==> flow/design.v <==
`timescale 1 ns / 1 ps
module ModMult(input clk,reset,
               input [14-1:0] A,B,
               input [14-1:0] q,
               output[14-1:0] C);
wire [(2*14)-1:0] P;
intMult im(clk,reset,A,B,P);
ModRed  mr(clk,reset,q,P,C);
endmodule
`timescale 1 ns / 1 ps
module ModRed (input                               clk,reset,
			   input      [14-1:0]     q,
			   input      [(2*14)-1:0] P,
			   output reg [14-1:0]     C);
wire [(2*14)-1:0] C_reg [((14 > ((($clog2(512)))+1)) ? ((14 > (((($clog2(512)))+1) * 2)) ? ((14 > (((($clog2(512)))+1) * 3)) ? ((14 > (((($clog2(512)))+1) * 4)) ? ((14 > (((($clog2(512)))+1) * 5)) ? ((14 > (((($clog2(512)))+1) * 6)) ? ((14 > (((($clog2(512)))+1) * 7)) ? 8 : 7) : 6) : 5) : 4) : 3) : 2) : 1):0];
assign C_reg[0][(2*14)-1:0] = P[(2*14)-1:0];
genvar i_gen_loop;
generate
  for(i_gen_loop=0; i_gen_loop < (((14 > ((($clog2(512)))+1)) ? ((14 > (((($clog2(512)))+1) * 2)) ? ((14 > (((($clog2(512)))+1) * 3)) ? ((14 > (((($clog2(512)))+1) * 4)) ? ((14 > (((($clog2(512)))+1) * 5)) ? ((14 > (((($clog2(512)))+1) * 6)) ? ((14 > (((($clog2(512)))+1) * 7)) ? 8 : 7) : 6) : 5) : 4) : 3) : 2) : 1)-1); i_gen_loop=i_gen_loop+1)
  begin
		ModRed_sub     #(.CURR_DATA((2*14)-(i_gen_loop  )*(((($clog2(512)))+1)-1)),
						 .NEXT_DATA((2*14)-(i_gen_loop+1)*(((($clog2(512)))+1)-1)))
		           mrs  (.clk(clk),
						 .reset(reset),
						 .qH(q[14-1:((($clog2(512)))+1)]),
						 .T1(C_reg[i_gen_loop]  [((2*14)-(i_gen_loop)  *(((($clog2(512)))+1)-1))-1:0]),
						 .C (C_reg[i_gen_loop+1][((2*14)-(i_gen_loop+1)*(((($clog2(512)))+1)-1))-1:0]));
  end
endgenerate
ModRed_sub     #(.CURR_DATA((2*14)-(((14 > ((($clog2(512)))+1)) ? ((14 > (((($clog2(512)))+1) * 2)) ? ((14 > (((($clog2(512)))+1) * 3)) ? ((14 > (((($clog2(512)))+1) * 4)) ? ((14 > (((($clog2(512)))+1) * 5)) ? ((14 > (((($clog2(512)))+1) * 6)) ? ((14 > (((($clog2(512)))+1) * 7)) ? 8 : 7) : 6) : 5) : 4) : 3) : 2) : 1)-1)*(((($clog2(512)))+1)-1)),
				 .NEXT_DATA(14+2))
		   mrsl (.clk(clk),
				 .reset(reset),
				 .qH(q[14-1:((($clog2(512)))+1)]),
				 .T1(C_reg[((14 > ((($clog2(512)))+1)) ? ((14 > (((($clog2(512)))+1) * 2)) ? ((14 > (((($clog2(512)))+1) * 3)) ? ((14 > (((($clog2(512)))+1) * 4)) ? ((14 > (((($clog2(512)))+1) * 5)) ? ((14 > (((($clog2(512)))+1) * 6)) ? ((14 > (((($clog2(512)))+1) * 7)) ? 8 : 7) : 6) : 5) : 4) : 3) : 2) : 1)-1][((2*14)-(((14 > ((($clog2(512)))+1)) ? ((14 > (((($clog2(512)))+1) * 2)) ? ((14 > (((($clog2(512)))+1) * 3)) ? ((14 > (((($clog2(512)))+1) * 4)) ? ((14 > (((($clog2(512)))+1) * 5)) ? ((14 > (((($clog2(512)))+1) * 6)) ? ((14 > (((($clog2(512)))+1) * 7)) ? 8 : 7) : 6) : 5) : 4) : 3) : 2) : 1)-1)*(((($clog2(512)))+1)-1))-1:0]),
				 .C (C_reg[((14 > ((($clog2(512)))+1)) ? ((14 > (((($clog2(512)))+1) * 2)) ? ((14 > (((($clog2(512)))+1) * 3)) ? ((14 > (((($clog2(512)))+1) * 4)) ? ((14 > (((($clog2(512)))+1) * 5)) ? ((14 > (((($clog2(512)))+1) * 6)) ? ((14 > (((($clog2(512)))+1) * 7)) ? 8 : 7) : 6) : 5) : 4) : 3) : 2) : 1)  ][(14+2)-1:0]));
wire [14+1:0] C_ext;
wire [14+1:0] C_temp;
assign C_ext  = C_reg[((14 > ((($clog2(512)))+1)) ? ((14 > (((($clog2(512)))+1) * 2)) ? ((14 > (((($clog2(512)))+1) * 3)) ? ((14 > (((($clog2(512)))+1) * 4)) ? ((14 > (((($clog2(512)))+1) * 5)) ? ((14 > (((($clog2(512)))+1) * 6)) ? ((14 > (((($clog2(512)))+1) * 7)) ? 8 : 7) : 6) : 5) : 4) : 3) : 2) : 1)][(14+2)-1:0];
assign C_temp = C_ext - q;
always @(posedge clk or posedge reset)
begin
	if(reset) begin
		C <= 0;
	end
	else begin
		if (C_temp[14+1])
			C <= C_ext;
		else
			C <= C_temp[14-1:0];
	end
end
endmodule
`timescale 1 ns / 1 ps
module ModRed_sub #(parameter CURR_DATA = 0, NEXT_DATA = 0)
                  (input                                     clk,reset,
				   input     [(14-((($clog2(512)))+1))-1:0]  qH,
				   input     [CURR_DATA-1:0]                 T1,
				   output reg[NEXT_DATA-1:0]                 C);
reg [(((($clog2(512)))+1))-1:0]             T2L;
reg [(((($clog2(512)))+1))-1:0]             T2;
reg [(CURR_DATA - ((($clog2(512)))+1))-1:0] T2H;
reg                             CARRY;
(* use_dsp = "yes" *) reg [14 - 1:0]      MULT;
always @(*) begin
	T2L = T1[(((($clog2(512)))+1))-1:0];
    T2  = (-T2L);
end
always @(posedge clk or posedge reset) begin
    if(reset) begin
        T2H   <= 0;
        CARRY <= 0;
        MULT  <= 0;
    end
    else begin
        T2H   <= (T1 >> (((($clog2(512)))+1)));
        CARRY <= (T2L[((($clog2(512)))+1)-1] | T2[((($clog2(512)))+1)-1]);
        MULT  <= qH * T2;
    end
end
always @(posedge clk or posedge reset) begin
    if(reset) begin
        C <= 0;
    end
    else begin
        C <= (MULT+T2H)+CARRY;
    end
end
endmodule
`timescale 1 ns / 1 ps
module intMult(input clk,reset,
			   input [14-1:0] A,B,
			   output reg[(2*14)-1:0] C);
(* use_dsp = "yes" *) reg [(2*(1 << ($clog2(14))))-1:0] output_dsp [(1 << (($clog2((1 << ($clog2(14))))) - 4))*(1 << (($clog2((1 << ($clog2(14))))) - 4))-1:0];
wire[(2*(1 << ($clog2(14))))-1:0] op_reg     [((((1 << ($clog2(14))) > 16) ? ((1 << (($clog2((1 << ($clog2(14))))) - 4))*(1 << (($clog2((1 << ($clog2(14))))) - 4))-2) : 0)*3+2)-1:0];
reg [15:0] first_index_dsp  [(1 << (($clog2((1 << ($clog2(14))))) - 4))-1:0];
reg [15:0] second_index_dsp [(1 << (($clog2((1 << ($clog2(14))))) - 4))-1:0];
wire[(2*(1 << ($clog2(14))))-1:0] csa_out_c;
wire[(2*(1 << ($clog2(14))))-1:0] csa_out_s;
reg [(2*(1 << ($clog2(14))))-1:0] C_out;
reg [(2*(1 << ($clog2(14))))-1:0] S_out;
genvar i_gen_loop,m_gen_loop;
generate
  for(i_gen_loop=0; i_gen_loop < (1 << (($clog2((1 << ($clog2(14))))) - 4)); i_gen_loop=i_gen_loop+1)
  begin
	always @(*) begin
	   first_index_dsp [i_gen_loop] = (A >> (i_gen_loop*16));
	   second_index_dsp[i_gen_loop] = (B >> (i_gen_loop*16));
	end
  end
endgenerate
integer i_loop=0;
integer m_loop=0;
always @(posedge clk or posedge reset)
begin
  for(i_loop=0; i_loop < (1 << (($clog2((1 << ($clog2(14))))) - 4)); i_loop=i_loop+1)
  begin
		for(m_loop=0; m_loop < (1 << (($clog2((1 << ($clog2(14))))) - 4)); m_loop=m_loop+1)
		begin
			if(reset)
				output_dsp[(i_loop*(1 << (($clog2((1 << ($clog2(14))))) - 4)))+m_loop][(2*(1 << ($clog2(14))))-1:0] <= 0;
			else
				output_dsp[(i_loop*(1 << (($clog2((1 << ($clog2(14))))) - 4)))+m_loop][(2*(1 << ($clog2(14))))-1:0] <= (first_index_dsp[i_loop][15:0] * second_index_dsp[m_loop][15:0])<<((i_loop+m_loop)*16);
		end
  end
end
generate
	genvar m;
	for(m=0; m<((1 << (($clog2((1 << ($clog2(14))))) - 4))*(1 << (($clog2((1 << ($clog2(14))))) - 4))); m=m+1) begin: DUMMY
        assign op_reg[m] = output_dsp[m];
    end
endgenerate
generate
	genvar k;
	for(k=0; k<((((1 << ($clog2(14))) > 16) ? ((1 << (($clog2((1 << ($clog2(14))))) - 4))*(1 << (($clog2((1 << ($clog2(14))))) - 4))-2) : 0)); k=k+1) begin: CSA_LOOP
		CSA csau(op_reg[3*k+0],op_reg[3*k+1],op_reg[3*k+2],op_reg[((1 << (($clog2((1 << ($clog2(14))))) - 4))*(1 << (($clog2((1 << ($clog2(14))))) - 4)))+2*k+0],op_reg[((1 << (($clog2((1 << ($clog2(14))))) - 4))*(1 << (($clog2((1 << ($clog2(14))))) - 4)))+2*k+1]);
	end
endgenerate
always @(posedge clk or posedge reset) begin
	if(reset) begin
		C_out <= 0;
		S_out <= 0;
	end
	else begin
		C_out <= ((1 << ($clog2(14))) > 16) ? op_reg[((((1 << ($clog2(14))) > 16) ? ((1 << (($clog2((1 << ($clog2(14))))) - 4))*(1 << (($clog2((1 << ($clog2(14))))) - 4))-2) : 0)*3+2)-1] : op_reg[0];
		S_out <= ((1 << ($clog2(14))) > 16) ? op_reg[((((1 << ($clog2(14))) > 16) ? ((1 << (($clog2((1 << ($clog2(14))))) - 4))*(1 << (($clog2((1 << ($clog2(14))))) - 4))-2) : 0)*3+2)-2] : op_reg[0];
	end
end
always @(posedge clk or posedge reset) begin
	if(reset)
		C <= 0;
	else
		C <= ((1 << ($clog2(14))) > 16) ? (C_out + S_out) : S_out;
end
endmodule
# Tool chain data of ModMult
# The steps from the RTL of ModMult to its reports follow in flow order.
# Line numbers count from 1 in the design file above.
# Operators carry their Yosys type and port widths (W data, S select, Z words).
# Not given: --
dict set report design {
  top_module {ModMult}
  clock {clk}
  cell_library {sky130hd}
  pvt_corner {tt_025C_1v80}
}

# After elaboration
# Source: Yosys, flattened and elaborated. Widths are those after wreduce; folded enables and synchronous resets count as part of the registers. Registers that Yosys merges into a memory's read port (data or address) are not register bits. Print and check cells do not count. Equal cells are merged and count once.
dict set report bits {
  regBits 190
  latchBits 0
  ram_bits 0
  rom_bits 0
  clocked_rd_ports_x_width 0
  memories 0
  inputBits 44
  out_inout_bits 14
  elab_cells 25
}
dict set report op_classes {
  addsub 7
  n_mul 3
  div 0
  compare 0
  equal 0
  n_shift 0
  muxes 1
  logic 2
  n_reduce_logical 0
}
# operator n
set ops {}
lappend ops {{$mul A14 B14 Y28} 1}
lappend ops {{$mul A4 B10 Y14} 2}
lappend ops {{$neg A10 Y10} 2}
lappend ops {{$add A14 B18 Y19} 1}
lappend ops {{$add A19 B1 Y19} 1}
lappend ops {{$add A15 B1 Y16} 1}
lappend ops {{$sub A16 B14 Y16} 1}
lappend ops {{$add A14 B9 Y15} 1}
lappend ops {{$mux W14} 1}
lappend ops {{$or A1 B1 Y1} 2}

# Longest topological paths
# Depth = most cells in a row (Yosys ltp): at word level without a register or memory, in the mapped netlist without a sequential cell, where the memories' decode and read muxes count.
dict set report logic_depth {
  depth_word 2
  abc_area 0
  ltp_mapped 23
  mapped_depth_nobuf 22
}

# Synthesis result
# Yosys stat after the flow's synthesis: flattened, memories mapped to cells. It holds for the ABC_AREA given above (unset counts as 0); a run with the other value may have another netlist.
dict set report mapped {
  cells 1537
  yosys_area_um2 15651.3
  seqArea_um2 4729.5
  ffs 189
  buf_cells 43
}
# type n type_area_um2
set types {}
lappend types {sky130_fd_sc_hd__dfrtp_1 189 4.73E+03}
lappend types {sky130_fd_sc_hd__fa_1 178 3.56E+03}
lappend types {sky130_fd_sc_hd__ha_1 167 2.09E+03}
lappend types {sky130_fd_sc_hd__inv_1 241 904.618}
lappend types {sky130_fd_sc_hd__and2_1 122 763.232}
lappend types {sky130_fd_sc_hd__nand2_1 192 720.691}
lappend types {sky130_fd_sc_hd__xnor2_1 61 534.262}
lappend types {sky130_fd_sc_hd__xor2_1 31 271.51}
lappend types {sky130_fd_sc_hd__a21oi_1 50 250.24}
lappend types {sky130_fd_sc_hd__o21ai_0 43 215.206}
lappend types {sky130_fd_sc_hd__nor2_1 51 191.434}
lappend types {sky130_fd_sc_hd__a21o_1 25 187.68}
lappend types {sky130_fd_sc_hd__clkbuf_1 41 153.898}
lappend types {sky130_fd_sc_hd__o21a_1 12 90.086}
lappend types {sky130_fd_sc_hd__nor2b_1 12 75.072}
lappend types {sky130_fd_sc_hd__o21bai_1 10 75.072}
lappend types {sky130_fd_sc_hd__nand3_1 12 60.058}
lappend types {sky130_fd_sc_hd__nor3_1 11 55.053}
# Not listed: further types 37, cells in them 89.
# By module: a second synthesis without flattening, with its own total; a netlist apart from the flattened one above.
dict set report unflattened {
  hier_cells 1657
  area_unflattened_um2 16637.2
}
# Rows give one instance, submodules left out.
# mod instances cells mod_area_um2
set modules {}
lappend modules {intMult 1 897 9026.2}
lappend modules {ModRed_sub 1 328 3399.5}
lappend modules {ModRed_sub 1 291 2859.0}
lappend modules {ModRed 1 141 1352.5}
lappend modules {ModMult 1 0 0.0}

# Path before layout
# Path of least setup slack by OpenSTA after synthesis, without wires, with an ideal clock, recovery checks aside; 20% of the period is set as input and as output delay. Where synthesis merged equal registers, the netlist keeps one of their names.
dict set report synth_path {
  path_kind {input-to-reg}
  startpoint {in A[5]}
  endpoint {reg im.output_dsp[0][25]}
  tclk_ns 9.84
  in_delay_ns 1.968
  launch_ns 1.968
  t_arrival_ns 7.371
  required_ns 9.715
  slack_ns 2.345
  delay_ns 5.528
  stages 23
  period_less_setup_slack_ns 7.495
}
# "delay_ns" = arrival - input delay + setup time.
# "stages": output pins that drive a net of the path, with the launching flip-flop's if there is one; two outputs of one cell count as two.
# "period_less_setup_slack_ns" = period - worst setup slack (recovery checks aside). The figure is calculated, with input and output delays left at 20% of the set period.
# Between the ends stands the longest chain of elaborated cells between them, by number of cells; it is not shown to be the way that was timed. Of several equally long chains one is given.
# A line is the first line of the expression or statement that the cell stems from. Yosys adds cells for indexed reads and writes and turns some case tables into memories.
dict set report synth_between {
  cell_sequence {sky130_fd_sc_hd__clkbuf_1 > sky130_fd_sc_hd__and2_1 > sky130_fd_sc_hd__fa_1 > sky130_fd_sc_hd__inv_1 > sky130_fd_sc_hd__fa_1 > sky130_fd_sc_hd__inv_1 > sky130_fd_sc_hd__fa_1 > sky130_fd_sc_hd__inv_1 > sky130_fd_sc_hd__fa_1 > sky130_fd_sc_hd__inv_1 > sky130_fd_sc_hd__fa_1 > sky130_fd_sc_hd__inv_1 > sky130_fd_sc_hd__fa_1 > sky130_fd_sc_hd__inv_1 > sky130_fd_sc_hd__ha_1 > sky130_fd_sc_hd__nand3_1 > sky130_fd_sc_hd__nor2_1 > sky130_fd_sc_hd__a211oi_1 > sky130_fd_sc_hd__o31ai_2 > sky130_fd_sc_hd__a221o_1 > sky130_fd_sc_hd__a32o_1 > sky130_fd_sc_hd__o21a_1 > sky130_fd_sc_hd__xor2_1}
  elab_chain_cells 1
  cells_between 1
}
# item line_no
set synth_rtl {}
lappend synth_rtl {{start, declared} 3} ;# input [14-1:0] A,B,
lappend synth_rtl {{$mul A14 B14 Y28} 123} ;# output_dsp[(i_loop*(1 << (($clog2((1 << ($clog2(14))))) - 4)))+m_loop][(2*(1 << ($clog2(14))))-1:0] <= (first_ ...
lappend synth_rtl {{end, assigned} 121} ;# output_dsp[(i_loop*(1 << (($clog2((1 << ($clog2(14))))) - 4)))+m_loop][(2*(1 << ($clog2(14))))-1:0] <= 0;
lappend synth_rtl {{end, assigned} 123}
lappend synth_rtl {{end, declared} 94} ;# (* use_dsp = "yes" *) reg [(2*(1 << ($clog2(14))))-1:0] output_dsp [(1 << (($clog2((1 << ($clog2(14))))) - 4)) ...

# Worst path after layout
# Path of least setup slack in the final report of flow run A (OpenROAD, finished layout, wires in). Where an end is a register, its clock arrival counts in the times.
dict set report layout_path {
  path_kind {input-to-reg}
  startpoint {in B[2]}
  endpoint {reg im.output_dsp[0][27]}
  tclk_ns 4.37
  in_delay_ns 0.87
  launch_ns 0.87
  t_arrival_ns 6.06
  required_ns 4.74
  slack_ns -1.32
  stages 19
}
# Between the ends stands the longest chain of elaborated cells between them, by number of cells; it is not shown to be the way that was timed. Of several equally long chains one is given.
dict set report layout_between {
  cell_sequence {sky130_fd_sc_hd__buf_8 > sky130_fd_sc_hd__buf_6 > sky130_fd_sc_hd__and2_4 > sky130_fd_sc_hd__fa_1 > sky130_fd_sc_hd__inv_2 > sky130_fd_sc_hd__fa_1 > sky130_fd_sc_hd__inv_2 > sky130_fd_sc_hd__fa_1 > sky130_fd_sc_hd__fa_1 > sky130_fd_sc_hd__fa_1 > sky130_fd_sc_hd__fa_1 > sky130_fd_sc_hd__ha_4 > sky130_fd_sc_hd__and3_4 > sky130_fd_sc_hd__a211oi_2 > sky130_fd_sc_hd__o31ai_2 > sky130_fd_sc_hd__a221o_1 > sky130_fd_sc_hd__a32o_2 > sky130_fd_sc_hd__a211oi_2 > sky130_fd_sc_hd__xnor2_1}
  elab_chain_cells 1
  cells_between 1
}
# item line_no
set layout_rtl {}
lappend layout_rtl {{start, declared} 3} ;# input [14-1:0] A,B,
lappend layout_rtl {{$mul A14 B14 Y28} 123} ;# output_dsp[(i_loop*(1 << (($clog2((1 << ($clog2(14))))) - 4)))+m_loop][(2*(1 << ($clog2(14))))-1:0] <= (first_ ...
lappend layout_rtl {{end, assigned} 121} ;# output_dsp[(i_loop*(1 << (($clog2((1 << ($clog2(14))))) - 4)))+m_loop][(2*(1 << ($clog2(14))))-1:0] <= 0;
lappend layout_rtl {{end, assigned} 123}
lappend layout_rtl {{end, declared} 94} ;# (* use_dsp = "yes" *) reg [(2*(1 << ($clog2(14))))-1:0] output_dsp [(1 << (($clog2((1 << ($clog2(14))))) - 4)) ...

; Module ModMult, platform sky130hd: 2 stored runs of the flow (Yosys, OpenROAD) with differing settings, in no particular order. Input and output delays are each 20% of the period that was set; the output load is 0.01 pF.
; "achieved_clock_period_ns" is the run's clock period less its worst setup slack. It is reckoned from that one timing run; input and output delays stay at 20% of the period that was set.
; "worst_path_allowed_less_slack_ns" is the time allowed to the run's worst setup path (the clock period less input and output delay, where it has them) less its slack. Clock arrival times count: a late capture clock shortens it, a late launch clock lengthens it.

[flow run A: settings]
period_ns = 4.37
CORE_UTILIZATION = 17
SETUP_SLACK_MARGIN = 0.27
PLACE_DENSITY = 0.45
CELL_PAD_IN_SITES_GLOBAL_PLACEMENT = 0
ABC_AREA = 0
CAP_MARGIN = 20
CORE_MARGIN = 2
SLEW_MARGIN = 20
[flow run A: results]
finish.stdcell_area_um2 = 20657.3
synth_chip_area_um2 = 15651.3
achieved_clock_period_ns = 5.692
timing.hold.ws_ns = 0.348
worst_path_allowed_less_slack_ns = 4.82
critical_path_type = input-to-reg
fin_ws_ns = -1.322
tns_ns = -21.231
die_footprint_um2 = 94510.1
fin_util_frac = 0.226

[flow run B: settings]
period_ns = 8.05
CORE_UTILIZATION = 47
PLACE_DENSITY_LB_ADDON = 0.1
HOLD_SLACK_MARGIN = 0.16
CORE_ASPECT_RATIO = 0.83
CELL_PAD_IN_SITES_GLOBAL_PLACEMENT = 3
TNS_END_PERCENT = 20
CTS_CLUSTER_SIZE = 97
MIN_ROUTING_LAYER = met2
CAP_MARGIN = 20
CORE_MARGIN = 2
SLEW_MARGIN = 20
[flow run B: results]
finish.stdcell_area_um2 = 17466.8
synth_chip_area_um2 = 15651.3
achieved_clock_period_ns = 7.465
timing.hold.ws_ns = 0.343
worst_path_allowed_less_slack_ns = 5.86
critical_path_type = input-to-reg
fin_ws_ns = 0.585
tns_ns = 0.000
die_footprint_um2 = 34782.1
fin_util_frac = 0.536
