==> flow/design.v <==
`timescale 1ns / 1ps
module adder(
    input wire clk,
    input wire resetn,
    input wire [31:0] input_adder,
    output wire [31:0] output_adder
    );
reg [16:0] sum;
always @(posedge clk)
begin
    if (~resetn)   sum <= 16'b0;
    else sum <= input_adder[31:16] + input_adder[15:0];
end
assign output_adder = {16'b0, sum[15:0]}; 
endmodule
Tool chain data of adder
The steps from the RTL of adder to its reports follow in flow order. Lines are those of the file above, counted from 1. Operators carry their Yosys type and port widths (W data, S select, Z words). Cell names lack the library's common part. The mark n/a stands for no value.

Top module: adder. Clock input: clk. Library: sky130hd. Timing corner: tt_025C_1v80.

After elaboration
Source: Yosys, flattened and elaborated, memories not mapped. Widths are those after wreduce; folded enables and synchronous resets count as part of the registers. Registers that Yosys merges into a memory's read port (data or address) are not register bits. Print and check cells do not count. Equal cells are merged and count once.

Under input port bits stands 34. The figure for output and inout port bits is 32. The figure for register bits after elaboration is 16.

Under add/sub/neg operators stands 1.

Operators by type and width (number): $add A16 B16 Y16 (1).

Logic depth
Yosys ltp: most cells in a row. Word level: on the elaborated netlist, between registers, memories and ports. Mapped: between sequential cells and ports; inverters and the memories' decode and read muxes count.

Depth in word-level cells: 1. The entry for ABC_AREA reads 0. The entry for mapped depth reads 7.

Mapped cells and area
Yosys stat after the flow's synthesis: flattened, memories mapped to cells. It holds for the ABC_AREA given above (unset counts as 0); a run with the other value may have another netlist.

The entry for buffers reads 18. The entry for mapped cells reads 147. For mapped area the number is 1267.5 µm². Under area of sequential cells stands 320.3 µm². The figure for mapped flip-flops is 16.

Cells by type: dfxtp_1 (number 16, area in all 320.307 µm²); ha_1 (number 15, area in all 187.68 µm²); buf_4 (number 17, area in all 127.622 µm²); a21oi_1 (number 12, area in all 60.058 µm²); xor2_1 (number 5, area in all 43.792 µm²); nand2_1 (number 11, area in all 41.29 µm²); nor2_1 (number 10, area in all 37.536 µm²); xnor2_1 (number 4, area in all 35.034 µm²); a211oi_1 (number 4, area in all 30.029 µm²); mux2i_1 (number 3, area in all 30.029 µm²); a31oi_1 (number 4, area in all 25.024 µm²); o21ai_0 (number 5, area in all 25.024 µm²); a21o_1 (number 3, area in all 22.522 µm²); o211ai_1 (number 3, area in all 22.522 µm²); fa_1 (number 1, area in all 20.019 µm²); nand3_1 (number 4, area in all 20.019 µm²); nand2b_1 (number 3, area in all 18.768 µm²); a221oi_2 (number 1, area in all 15.014 µm²).

Other cell types: 20; their cells: 26.

Worst setup path after synthesis
Source: OpenSTA report_checks on the synthesized netlist (no wires, ideal clock, input and output delay 20% of the period each), path of least setup slack; recovery checks are left aside. Register names are those of the netlist, which keeps one name where synthesis merged equal registers.

Kind: input port to flip-flop. Start: in input_adder[0]. End: reg sum[10]. Under external input delay stands 0.568 ns. Path delay: 1.774 ns. For time at the first pin the number is 0.568 ns. The figure for clock period is 2.84 ns. Arrival: 2.270 ns. Required time: 2.768 ns. Under driving pins on the path stands 7. For slack the number is 0.498 ns. For library setup time the number is 0.072 ns. Synthesis period reached: 2.342 ns.

"path delay" = arrival - input delay + setup time. "driving pins on the path" counts driving pins, that of a launching flip-flop among them; a cell with two outputs on the path counts twice. "synthesis period reached" = period - worst setup slack (recovery checks aside). The figure is calculated, with input and output delays left at 20% of the set period. Between the ends stands the longest chain of elaborated cells between them, by number of cells; it is not shown to be the way that was timed. Of several equally long chains one is given. Each line given opens the expression or statement behind the cell; cells for indexed reads and writes are added by Yosys, which also makes memories of some case tables.

Cells stage by stage: ha_1 fa_1 a21o_1 a221oi_2 o21ai_0 a31oi_1 mux2i_1. The figure for cells in the longest elaborated chain is 1.

Ends and longest elaborated chain, post-synthesis: start, declared (RTL line 5) `input wire [31:0] input_adder,`; $add A16 B16 Y16 (RTL line 12) `else sum <= input_adder[31:16] + input_adder[15:0];`; end, assigned (RTL line 11) `if (~resetn)   sum <= 16'b0;`; end, assigned (RTL line 12).

Add stored flow runs of adder

Design adder on sky130hd. What follows are 2 stored runs of the flow, each under its own settings; their order means nothing. The constraints put input and output delay at 20% of the set period each and load the outputs with 0.01 pF.

Files of record 1:
==> flow/run.sh <==
#!/bin/bash
# the make line also repeats the synthesis and layout settings of config.mk as NAME=value (left out here)
make -C /OpenROAD-flow-scripts/flow DESIGN_CONFIG=/design/flow/config.mk WORK_HOME=/design/flow/orfs CLKGATE_MAP_FILE= finish
==> flow/config.mk <==
export PLATFORM = sky130hd
export DESIGN_NAME = adder
export DESIGN_NICKNAME = adder
export VERILOG_FILES = /design/flow/design.v
export SDC_FILE = /design/flow/constraint.sdc
export NUM_CORES = 4
export LEC_CHECK = 0
export CAP_MARGIN = 20
export CELL_PAD_IN_SITES_DETAIL_PLACEMENT = 2
export CELL_PAD_IN_SITES_GLOBAL_PLACEMENT = 3
export CORE_MARGIN = 2
export CORE_UTILIZATION = 35
export CTS_CLUSTER_SIZE = 39
export GPL_ROUTABILITY_DRIVEN = 1
export GPL_TIMING_DRIVEN = 0
export MIN_ROUTING_LAYER = met2
export PLACE_DENSITY_LB_ADDON = 0.04
export SETUP_SLACK_MARGIN = -0.2
export SLEW_MARGIN = 40
export TNS_END_PERCENT = 85
==> flow/constraint.sdc <==
create_clock -name core_clock -period 4.28 [get_ports {clk}]
set_input_delay 0.8560 -clock core_clock [delete_from_list [all_inputs] [get_ports {clk}]]
set_output_delay 0.8560 -clock core_clock [all_outputs]
set_load 0.01 [all_outputs]

Outcome of record 1: no final report: placement broke off with FLW-0024.

Files of record 2:
==> flow/run.sh <==
#!/bin/bash
# the make line also repeats the synthesis and layout settings of config.mk as NAME=value (left out here)
make -C /OpenROAD-flow-scripts/flow DESIGN_CONFIG=/design/flow/config.mk WORK_HOME=/design/flow/orfs CLKGATE_MAP_FILE= finish
==> flow/config.mk <==
export PLATFORM = sky130hd
export DESIGN_NAME = adder
export DESIGN_NICKNAME = adder
export VERILOG_FILES = /design/flow/design.v
export SDC_FILE = /design/flow/constraint.sdc
export NUM_CORES = 4
export LEC_CHECK = 0
export CAP_MARGIN = 30
export CELL_PAD_IN_SITES_GLOBAL_PLACEMENT = 3
export CORE_ASPECT_RATIO = 0.64
export CORE_MARGIN = 10
export CORE_UTILIZATION = 48
export CTS_CLUSTER_SIZE = 23
export GPL_TIMING_DRIVEN = 1
export MAX_ROUTING_LAYER = met4
export PLACE_DENSITY = 0.93
export SETUP_SLACK_MARGIN = -0.17
export SLEW_MARGIN = 20
export TNS_END_PERCENT = 20
==> flow/constraint.sdc <==
create_clock -name core_clock -period 1.75 [get_ports {clk}]
set_input_delay 0.3500 -clock core_clock [delete_from_list [all_inputs] [get_ports {clk}]]
set_output_delay 0.3500 -clock core_clock [all_outputs]
set_load 0.01 [all_outputs]

Outcome of record 2: no final report: placement broke off with GPL-0301.
